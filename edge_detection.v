==> flow/design.v <==
`timescale 1ns / 1ps
module edge_detection(
    input clk,  
    input rst,  
    input boot_mode,
    input [29:0] hidden_neuron_spike_out,  
    input [7:0] input_neuron_spike_out,    
    output reg [29:0] hidden_layer_edge = 0,  
    output reg [7:0] input_layer_edge = 0     
);
    reg [7:0]  input_prev_state = 0;
    reg [29:0] hidden_prev_state = 0;
    always @(posedge clk) begin
        if(rst) begin
            hidden_layer_edge   <= 0;
            hidden_prev_state   <= 0;
            input_layer_edge    <= 0;
            input_prev_state    <= 0;
        end
        else if (!boot_mode) begin
            hidden_layer_edge <= hidden_neuron_spike_out & ~hidden_prev_state;  
            hidden_prev_state <= hidden_neuron_spike_out;  
            input_layer_edge <= input_neuron_spike_out & ~input_prev_state;  
            input_prev_state <= input_neuron_spike_out;  
        end
    end
endmodule
* Reports on edge_detection
The steps from the RTL of edge_detection to its reports follow in flow order. Lines are those of the file above, counted from 1. Operators: Yosys type, input widths -> output width; for muxes data width and select width s. Cell names lack the library's common part. Not given: n/a
Set-up: top module edge_detection, clock clk, standard-cell library sky130hd, corner tt_025C_1v80

* Word-level counts
Counts by Yosys on the flattened word-level netlist (proc, flatten, opt, wreduce; memories kept). Register bits leave out memories and registers merged into their read ports (data or address); mux counts leave out enables and synchronous resets folded into registers. Print and check cells are left out. Cells with the same type and inputs are merged into one.
Cells by class: bitwise gates (word level) 4
Operator list (count):
- $and 30x30->30 | 1
- $not 30->30 | 1
- $and 8x8->8 | 1
- $not 8->8 | 1
Word-level totals: flip-flop bits (word level) 76, input port bits 41, output and inout port bits 38, word-level cells 8

* Logic depth
Longest topological path by Yosys (ltp), each cell counted once; first at word level (registers and memories cut), then after technology mapping (sequential cells cut; the memories' decode and read muxes count).
Depth: depth in word-level cells 2, ABC_AREA 0, gate-level depth with buffers 5, depth with buffers taken out 2

* After synthesis
The flow's flattened synthesis, as Yosys stat reports it; memories are mapped. The netlist is that of the ABC_AREA named above (0 if unset); the other value can give another one.
Mapped netlist: standard cells after synthesis 287, chip area (Yosys) 2851.5 µm², sequential part of the area 1521.5 µm², flip-flop cells 76, buffers 21
Cell types:
- dfxtp_1 | count 76, area in all 1.52E+03 µm²
- mux2i_1 | count 38, area in all 380.365 µm²
- or3b_1 | count 38, area in all 332.819 µm²
- a21oi_1 | count 38, area in all 190.182 µm²
- nand2_1 | count 38, area in all 142.637 µm²
- nor2_1 | count 38, area in all 142.637 µm²
- buf_6 | count 6, area in all 67.565 µm²
- buf_2 | count 5, area in all 25.024 µm²
- buf_4 | count 3, area in all 22.522 µm²
- clkbuf_1 | count 6, area in all 22.522 µm²
- buf_1 | count 1, area in all 3.754 µm²

* Worst setup path after synthesis
Source: OpenSTA report_checks on the synthesized netlist (no wires, ideal clock, input and output delay 20% of the period each), path of least setup slack; recovery checks are left aside. Register names are those of the netlist, which keeps one name where synthesis merged equal registers.
Path post-synthesis: kind input to register, from input boot_mode, to register hidden_prev_state[13], clock period 1.0 ns, input delay 0.200 ns, setup time 0.128 ns, launch time at the first pin 0.200 ns, arrival time 0.859 ns, required time 0.872 ns, slack 0.013 ns, delay of the path 0.787 ns, driving pins on the path 5, path buffers 3, synthesis period reached 0.987 ns
"delay of the path" = arrival - input delay + setup time. "driving pins on the path": output pins that drive a net of the path, with the launching flip-flop's if there is one; two outputs of one cell count as two. "synthesis period reached" is the clock period less the worst setup slack; recovery checks do not enter. This is arithmetic on one report: input and output delays are still those of the set period (20% each).
Between the ends, post-synthesis: cell sequence buf_6 > buf_4 > buf_6 > mux2i_1 > nor2_1
Ends and longest elaborated chain, post-synthesis:
- start: declaration | RTL line 5 | input boot_mode,
- end: assignment | RTL line 16 | hidden_prev_state   <= 0;
- end: assignment | RTL line 22 | hidden_prev_state <= hidden_neuron_spike_out;
- end: declaration | RTL line 12 | reg [29:0] hidden_prev_state = 0;
Chain of elaborated cells between the ends: none given.

* Worst path after layout
Path of least setup slack in the final report of run 1 (OpenROAD, finished layout, wires in). Where an end is a register, its clock arrival counts in the times.
Path post-layout: kind register to output, from register input_layer_edge[6], to output input_layer_edge[6], clock period 1.41 ns, output delay 0.28 ns, launch time at the first pin 0.34 ns, arrival time 0.81 ns, required time 1.13 ns, slack 0.32 ns, driving pins on the path 2, path buffers 1
Between the ends, post-layout: cell sequence dfxtp_2 > buf_6, cells in the longest elaborated chain 0, elaborated cells between the ends (all ways) 0, RTL lines with such cells 0
Ends and longest elaborated chain, post-layout:
- start: declaration | RTL line 9 | output reg [7:0] input_layer_edge = 0
- start: assignment | RTL line 17 | input_layer_edge    <= 0;
- start: assignment | RTL line 23 | input_layer_edge <= input_neuron_spike_out & ~input_prev_state;
- end: declaration | RTL line 9

Lab notebook: edge_detection

Measured results for edge_detection: 2 stored runs of the Yosys and OpenROAD flow on sky130hd. The settings differ; the order carries no meaning. The constraints put input and output delay at 20% of the set period each and load the outputs with 0.01 pF.
"achieved period" means the clock period less the worst setup slack. The figure is calculated, with input and output delays left at 20% of the set period.
"worst path time": the worst setup path's part of the clock period (all of it between registers, 20% less for each end at a port) less its slack. A launch clock that arrives late makes it longer, a capture clock that arrives late makes it shorter.
By "power" is meant OpenSTA's value without simulated activity: inputs other than the clock are taken to toggle once in ten clock periods, and the tool carries that through the logic.

[run 1] flow files
==> flow/run.sh <==
#!/bin/bash
# the make line also repeats the synthesis and layout settings of config.mk as NAME=value (left out here)
make -C /OpenROAD-flow-scripts/flow DESIGN_CONFIG=/design/flow/config.mk WORK_HOME=/design/flow/orfs CLKGATE_MAP_FILE= finish
==> flow/config.mk <==
export PLATFORM = sky130hd
export DESIGN_NAME = edge_detection
export DESIGN_NICKNAME = edge_detection
export VERILOG_FILES = /design/flow/design.v
export SDC_FILE = /design/flow/constraint.sdc
export NUM_CORES = 4
export LEC_CHECK = 0
export ABC_AREA = 0
export CAP_MARGIN = 0
export CORE_MARGIN = 2
export CORE_UTILIZATION = 47
export HOLD_SLACK_MARGIN = -0.06
export MIN_ROUTING_LAYER = met2
export SETUP_SLACK_MARGIN = 0.4
export SLEW_MARGIN = 20
export TNS_END_PERCENT = 40
==> flow/constraint.sdc <==
create_clock -name core_clock -period 1.41 [get_ports {clk}]
set_input_delay 0.2820 -clock core_clock [delete_from_list [all_inputs] [get_ports {clk}]]
set_output_delay 0.2820 -clock core_clock [all_outputs]
set_load 0.01 [all_outputs]

[run 1] result: achieved period 1.088 ns; setup slack of the critical path 0.322 ns; power 4.604 mW; final worst hold slack 0.278 ns; utilization in the final report 67.1%; standard-cell area after layout 3951.3 µm²; mapped cell area after synthesis 2851.5 µm²; total negative slack 0.000 ns; worst path time 0.81 ns; worst setup path kind register to output; area of the die 6706.0 µm²

[run 2] flow files
==> flow/run.sh <==
#!/bin/bash
# the make line also repeats the synthesis and layout settings of config.mk as NAME=value (left out here)
make -C /OpenROAD-flow-scripts/flow DESIGN_CONFIG=/design/flow/config.mk WORK_HOME=/design/flow/orfs CLKGATE_MAP_FILE= finish
==> flow/config.mk <==
export PLATFORM = sky130hd
export DESIGN_NAME = edge_detection
export DESIGN_NICKNAME = edge_detection
export VERILOG_FILES = /design/flow/design.v
export SDC_FILE = /design/flow/constraint.sdc
export NUM_CORES = 4
export LEC_CHECK = 0
export CAP_MARGIN = 20
export CORE_MARGIN = 2
export CORE_UTILIZATION = 52
export CTS_CLUSTER_SIZE = 95
export GPL_ROUTABILITY_DRIVEN = 0
export MAX_ROUTING_LAYER = met4
export PLACE_DENSITY = 0.92
export SLEW_MARGIN = 20
export TNS_END_PERCENT = 45
==> flow/constraint.sdc <==
create_clock -name core_clock -period 0.8 [get_ports {clk}]
set_input_delay 0.1600 -clock core_clock [delete_from_list [all_inputs] [get_ports {clk}]]
set_output_delay 0.1600 -clock core_clock [all_outputs]
set_load 0.01 [all_outputs]

[run 2] result: achieved period 0.964 ns; worst path time 0.80 ns; worst setup path kind register to output; utilization in the final report 82.6%; total negative slack -8.366 ns; setup slack of the critical path -0.164 ns; mapped cell area after synthesis 2851.5 µm²; area of the die 6091.8 µm²; power 8.607 mW; standard-cell area after layout 4299.1 µm²; final worst hold slack 0.204 ns
