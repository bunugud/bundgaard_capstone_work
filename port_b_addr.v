==> flow/design.v <==
`timescale 1ns / 1ps
module port_b_addr(
        input clk,
        input rst,
        input boot_mode,  
        input [29:0] edge_detected,
        output reg [9:0] addr_b = 0,
        output reg port_b_start_out = 0,  
        output reg port_b_done = 0  
    );
    reg [29:0] port_b_queue = 0;
    reg start_port_b_access = 0;
    reg port_b_accessing_memory = 0;
    reg [12:0] base_addr = 0;
    reg [1:0] port_b_counter = 0;
    reg [1:0] port_b_outputting_counter = 0;
    reg fetch_start = 0;
    reg fetch_ready = 0;
    always @(posedge clk) begin
        if(rst) begin
            port_b_counter <= 0;
            port_b_accessing_memory <= 0;
            addr_b <= 0;
            fetch_ready <= 1;
        end
        else if(fetch_ready) begin
            fetch_ready <= 0;
            fetch_start <= 1;
        end
        else if (start_port_b_access || (boot_mode == 1 && fetch_start)) begin
            port_b_accessing_memory <= 1;  
            addr_b <= base_addr;  
            port_b_counter <= 1;  
            fetch_start <= 0;
        end
        else if (port_b_counter > 1 || !port_b_accessing_memory) begin
             port_b_counter <= 0;  
             port_b_accessing_memory <= 0;  
             addr_b <= 0;
        end
        else begin
            addr_b <= base_addr + port_b_counter;  
            port_b_counter <= port_b_counter + 1;  
        end
    end
    always @(posedge clk) begin
        if (rst) begin
            port_b_start_out <= 0;
            port_b_done <= 0;
            port_b_outputting_counter <= 0;
        end
        if(port_b_counter == 2) begin
            port_b_start_out <= 1;
            port_b_done <= 0;
            port_b_outputting_counter <= 1;
        end
        else if (port_b_outputting_counter > 1) begin
            port_b_start_out <= 0;
            port_b_done <= 1;
            port_b_outputting_counter <= 0;
        end
        else if (port_b_outputting_counter != 0) begin
            port_b_outputting_counter <= port_b_outputting_counter + 1;
            port_b_start_out <= 0;
        end
        else begin 
            port_b_done <= 0;
            port_b_outputting_counter <= 0;
            port_b_start_out<= 0;
        end
    end
    always @(posedge clk) begin
        if (rst) begin
            port_b_queue <= 0;
            base_addr <= 60;
        end
        else if (edge_detected != 0)
            port_b_queue <= port_b_queue | edge_detected;
    else if(!start_port_b_access && !port_b_accessing_memory && port_b_queue != 0 && !port_b_accessing_memory) begin
        start_port_b_access <= 1;
        casex (port_b_queue)
            30'bxxxxxxxxxxxxxxxxxxxxxxxxxxxxx1: begin
                base_addr <= 0;
                port_b_queue[0] <= 0;
            end
            30'bxxxxxxxxxxxxxxxxxxxxxxxxxxxx1x: begin
                base_addr <= 2;
                port_b_queue[1] <= 0;
            end
            30'bxxxxxxxxxxxxxxxxxxxxxxxxxxx1xx: begin
                base_addr <= 4;
                port_b_queue[2] <= 0;
            end
            30'bxxxxxxxxxxxxxxxxxxxxxxxxxx1xxx: begin
                base_addr <= 6;
                port_b_queue[3] <= 0;
            end
            30'bxxxxxxxxxxxxxxxxxxxxxxxxx1xxxx: begin
                base_addr <= 8;
                port_b_queue[4] <= 0;
            end
            30'bxxxxxxxxxxxxxxxxxxxxxxxx1xxxxx: begin
                base_addr <= 10;
                port_b_queue[5] <= 0;
            end
            30'bxxxxxxxxxxxxxxxxxxxxxxx1xxxxxx: begin
                base_addr <= 12;
                port_b_queue[6] <= 0;
            end
            30'bxxxxxxxxxxxxxxxxxxxxxx1xxxxxxx: begin
                base_addr <= 14;
                port_b_queue[7] <= 0;
            end
            30'bxxxxxxxxxxxxxxxxxxxxx1xxxxxxxx: begin
                base_addr <= 16;
                port_b_queue[8] <= 0;
            end
            30'bxxxxxxxxxxxxxxxxxxxx1xxxxxxxxx: begin
                base_addr <= 18;
                port_b_queue[9] <= 0;
            end
            30'bxxxxxxxxxxxxxxxxxxx1xxxxxxxxxx: begin
                base_addr <= 20;
                port_b_queue[10] <= 0;
            end
            30'bxxxxxxxxxxxxxxxxxx1xxxxxxxxxxx: begin
                base_addr <= 22;
                port_b_queue[11] <= 0;
            end
            30'bxxxxxxxxxxxxxxxxx1xxxxxxxxxxxx: begin
                base_addr <= 24;
                port_b_queue[12] <= 0;
            end
            30'bxxxxxxxxxxxxxxxx1xxxxxxxxxxxxx: begin
                base_addr <= 26;
                port_b_queue[13] <= 0;
            end
            30'bxxxxxxxxxxxxxxx1xxxxxxxxxxxxxx: begin
                base_addr <= 28;
                port_b_queue[14] <= 0;
            end
            30'bxxxxxxxxxxxxxx1xxxxxxxxxxxxxxx: begin
                base_addr <= 30;
                port_b_queue[15] <= 0;
            end
            30'bxxxxxxxxxxxxx1xxxxxxxxxxxxxxxx: begin
                base_addr <= 32;
                port_b_queue[16] <= 0;
            end
            30'bxxxxxxxxxxxx1xxxxxxxxxxxxxxxxx: begin
                base_addr <= 34;
                port_b_queue[17] <= 0;
            end
            30'bxxxxxxxxxxx1xxxxxxxxxxxxxxxxxx: begin
                base_addr <= 36;
                port_b_queue[18] <= 0;
            end
            30'bxxxxxxxxxx1xxxxxxxxxxxxxxxxxxx: begin
                base_addr <= 38;
                port_b_queue[19] <= 0;
            end
            30'bxxxxxxxxx1xxxxxxxxxxxxxxxxxxxx: begin
                base_addr <= 40;
                port_b_queue[20] <= 0;
            end
            30'bxxxxxxxx1xxxxxxxxxxxxxxxxxxxxx: begin
                base_addr <= 42;
                port_b_queue[21] <= 0;
            end
            30'bxxxxxxx1xxxxxxxxxxxxxxxxxxxxxx: begin
                base_addr <= 44;
                port_b_queue[22] <= 0;
            end
            30'bxxxxxx1xxxxxxxxxxxxxxxxxxxxxxx: begin
                base_addr <= 46;
                port_b_queue[23] <= 0;
            end
            30'bxxxxx1xxxxxxxxxxxxxxxxxxxxxxxx: begin
                base_addr <= 48;
                port_b_queue[24] <= 0;
            end
            30'bxxxx1xxxxxxxxxxxxxxxxxxxxxxxxx: begin
                base_addr <= 50;
                port_b_queue[25] <= 0;
            end
            30'bxxx1xxxxxxxxxxxxxxxxxxxxxxxxxx: begin
                base_addr <= 52;
                port_b_queue[26] <= 0;
            end
            30'bxx1xxxxxxxxxxxxxxxxxxxxxxxxxxx: begin
                base_addr <= 54;
                port_b_queue[27] <= 0;
            end
            30'bx1xxxxxxxxxxxxxxxxxxxxxxxxxxxx: begin
                base_addr <= 56;
                port_b_queue[28] <= 0;
            end
            30'b1xxxxxxxxxxxxxxxxxxxxxxxxxxxxx: begin
                base_addr <= 58;
                port_b_queue[29] <= 0;
            end
            default: base_addr <= 0;
            endcase
        end
        else start_port_b_access <= 0;
    end
endmodule
Reports on port_b_addr
The steps from the RTL of port_b_addr to its reports follow in flow order.
Lines are those of the file above, counted from 1.
Operators: Yosys type, input widths -> output width; for muxes data width and select width s.
Library cell names are shortened.
{ "inputs": {"top_module": "port_b_addr", "clock": "clk", "library": "sky130hd", "lib_corner": "tt_025C_1v80"} }

Word-level counts
Source: Yosys, flattened and elaborated, memories not mapped. Widths are those after wreduce. Registers that Yosys merges into a memory's read port (data or address) are not register bits. Print and check cells do not count. Equal cells are merged and count once.
{ "classes": {"add_sub_neg": 3, "n_cmp": 2, "eq_ne": 31, "muxes": 539, "bitwise": 5, "reduce_logical": 48} }
{ "ops": {"columns": ["op", "n"], "rows": [
  ["$mux 1", 505],
  ["$mux 6", 30],
  ["$reduce_bool 30->1", 2],
  ["$ne 2x1->1 const B", 29],
  ["$or 30x30->30", 1],
  ["$reduce_and 30->1", 1],
  ["$reduce_and 29->1", 1],
  ["$reduce_and 28->1", 1],
  ["$reduce_and 27->1", 1],
  ["$reduce_and 26->1", 1],
  ["$reduce_and 25->1", 1],
  ["$reduce_and 24->1", 1],
  ["$reduce_and 23->1", 1],
  ["$reduce_and 22->1", 1],
  ["$reduce_and 21->1", 1],
  ["$reduce_and 20->1", 1],
  ["$mux 10", 2],
  ["$reduce_and 19->1", 1],
  ["$reduce_and 18->1", 1],
  ["$reduce_and 17->1", 1],
  ["$reduce_and 16->1", 1],
  ["$reduce_and 15->1", 1],
  ["$reduce_and 14->1", 1],
  ["$reduce_and 13->1", 1],
  ["$reduce_and 12->1", 1],
  ["$reduce_and 11->1", 1],
  ["$reduce_and 10->1", 1],
  ["$reduce_and 2->1", 5]
]} }
Not listed: further kinds 19, cells in them 33.
{ "bits": {"register_bits": 56, "input_bits": 33, "output_inout_bits": 12, "wordCells": 669} }

Depth
Longest topological path by Yosys (ltp), each cell counted once; first at word level (registers and memories cut), then after technology mapping (sequential cells cut; the memories' decode and read muxes count).
{ "logic_depth": {"depth_word": 31, "abc_area": 0, "depth_mapped": 7, "depth_no_buf": 7} }

After synthesis
Yosys stat after the flow's synthesis: flattened, memories mapped to cells. It holds for the ABC_AREA given above (unset counts as 0); a run with the other value may have another netlist.
The area totals of this step are shown rounded.
{ "types": {"columns": ["cell_type", "n", "type_area_um2"], "rows": [
  ["dfxtp_1", 50, 1000.96],
  ["nor2_1", 44, 165.158],
  ["nor4_4", 5, 106.352],
  ["nor3_1", 21, 105.101],
  ["ha_1", 8, 100.096],
  ["a211oi_1", 12, 90.086],
  ["nor4_1", 14, 87.584],
  ["o21ai_0", 17, 85.082],
  ["a21oi_1", 16, 80.077],
  ["edfxtp_1", 2, 60.058],
  ["nand2_1", 14, 52.55],
  ["nand2b_1", 7, 43.792],
  ["nor2b_1", 7, 43.792],
  ["inv_1", 11, 41.29],
  ["nand3_1", 8, 40.038],
  ["a211oi_2", 3, 37.536],
  ["a221oi_1", 4, 35.034],
  ["clkbuf_1", 9, 33.782]
]} }
Not listed: further types 32, cells in them 56.
{ "synth_totals": {"mapped_cells": 308, "synth_area_mm2": 0.00267, "ffs": 52, "n_buf": 12} }

Path before layout
Source: OpenSTA report_checks on the synthesized netlist (no wires, ideal clock, input and output delay 20% of the period each), path of least setup slack; recovery checks are left aside. Register names are those of the netlist, which keeps one name where synthesis merged equal registers.
{ "synth_path": {"kind": "input to register", "startpoint": "in edge_detected[12]", "endpoint": "reg port_b_queue[3]", "period_ns": 2.09, "in_delay_ns": 0.418, "setup_ns": 0.119, "t_first_pin_ns": 0.418, "arrival_time_ns": 1.740, "t_required_ns": 1.971, "slack_ns": 0.232, "delay_ns": 1.441, "path_stages": 5, "path_buffers": 0, "period_less_setup_slack_ns": 1.858} }
"delay_ns" is the arrival time less input delay plus setup time.
"path_stages": output pins that drive a net of the path, with the launching flip-flop's if there is one; two outputs of one cell count as two.
"period_less_setup_slack_ns" is the clock period less the worst setup slack; recovery checks do not enter. This is arithmetic on one report: input and output delays are still those of the set period (20% each).
The rows between start and end are the longest chain of elaborated cells between them; the timing report does not say that the signal goes this way. Where chains are equally long, one stands for them.
Each line given opens the expression or statement behind the cell; cells for indexed reads and writes are added by Yosys, which also makes memories of some case tables.
A register here has more assigning lines than the two given.
{ "synth_between": {"cell_sequence": "nor4_1 and4_1 nand2_2 or4_4 o221a_1", "elab_chain_cells": 3} }
{ "synth_rtl": {"columns": ["item", "line", "text"], "rows": [
  ["start, declared", 6, "input [29:0] edge_detected,"],
  ["$reduce_bool 30->1", 77, "else if (edge_detected != 0)"],
  ["$ne 2x1->1", null, null],
  ["$reduce_and 4->1", null, null],
  ["end, assigned", 74, "port_b_queue <= 0;"],
  ["end, assigned", 78, "port_b_queue <= port_b_queue | edge_detected;"],
  ["end, declared", 11, "reg [29:0] port_b_queue = 0;"]
]} }

Timing after layout
Path of least setup slack in the final report of entry A (OpenROAD, finished layout, wires in). Where an end is a register, its clock arrival counts in the times.
{ "layout_path": {"kind": "input to register", "startpoint": "in edge_detected[25]", "endpoint": "reg port_b_queue[3]", "period_ns": 1.9, "in_delay_ns": 0.38, "setup_ns": 0.10, "t_first_pin_ns": 0.38, "arrival_time_ns": 2.06, "t_required_ns": 2.12, "slack_ns": 0.06, "path_stages": 7, "path_buffers": 2} }
The rows between start and end are the longest chain of elaborated cells between them; the timing report does not say that the signal goes this way. Where chains are equally long, one stands for them.
A register here has more assigning lines than the two given.
{ "layout_between": {"cell_sequence": "clkdlybuf4s50_1 nor4_1 buf_4 and4_4 nand2_2 or4_4 o221a_1", "elab_chain_cells": 3} }
{ "layout_rtl": {"columns": ["item", "line", "text"], "rows": [
  ["start, declared", 6, "input [29:0] edge_detected,"],
  ["$reduce_bool 30->1", 77, "else if (edge_detected != 0)"],
  ["$ne 2x1->1", null, null],
  ["$reduce_and 4->1", null, null],
  ["end, assigned", 74, "port_b_queue <= 0;"],
  ["end, assigned", 78, "port_b_queue <= port_b_queue | edge_detected;"],
  ["end, declared", 11, "reg [29:0] port_b_queue = 0;"]
]} }

Measured data: module port_b_addr, platform sky130hd, 2 stored runs of the flow under differing settings, order arbitrary. Input and output delays are each 20% of the period that was set; the output load is 0.01 pF.
"achieved_period_ns": clock period set for the run, less the worst setup slack. It is reckoned from that one timing run; input and output delays stay at 20% of the period that was set.
By "design_power_w" is meant OpenSTA's value without simulated activity: inputs other than the clock are taken to toggle once in ten clock periods, and the tool carries that through the logic.
Values from the reports are rounded here.
[
  {
    "run": "entry A",
    "settings": { "period_ns": 1.9, "CORE_UTILIZATION": 52, "PLACE_DENSITY_LB_ADDON": 0.0, "CORE_MARGIN": 3, "TNS_END_PERCENT": 50, "GPL_ROUTABILITY_DRIVEN": 1, "SLEW_MARGIN": 20, "CAP_MARGIN": 20 },
    "results": { "ys_area_mm2": 0.00267, "die_mm2": 0.00603, "cell_area_final_mm2": 0.003837, "timing.setup.ws_ns": 0.063, "timing.hold.ws_ns": 0.423, "design_power_w": 0.00232, "achieved_period_ns": 1.837 }
  },
  {
    "run": "entry B",
    "settings": { "period_ns": 1.4, "CORE_UTILIZATION": 71, "CORE_MARGIN": 2, "CELL_PAD_IN_SITES_GLOBAL_PLACEMENT": 3, "GPL_TIMING_DRIVEN": 1, "CTS_CLUSTER_SIZE": 33, "CTS_CLUSTER_DIAMETER": 235, "SLEW_MARGIN": 40, "MAX_ROUTING_LAYER": "met5", "CAP_MARGIN": 20 },
    "outcome": "incomplete, placement halted on GPL-0301"
  }
]
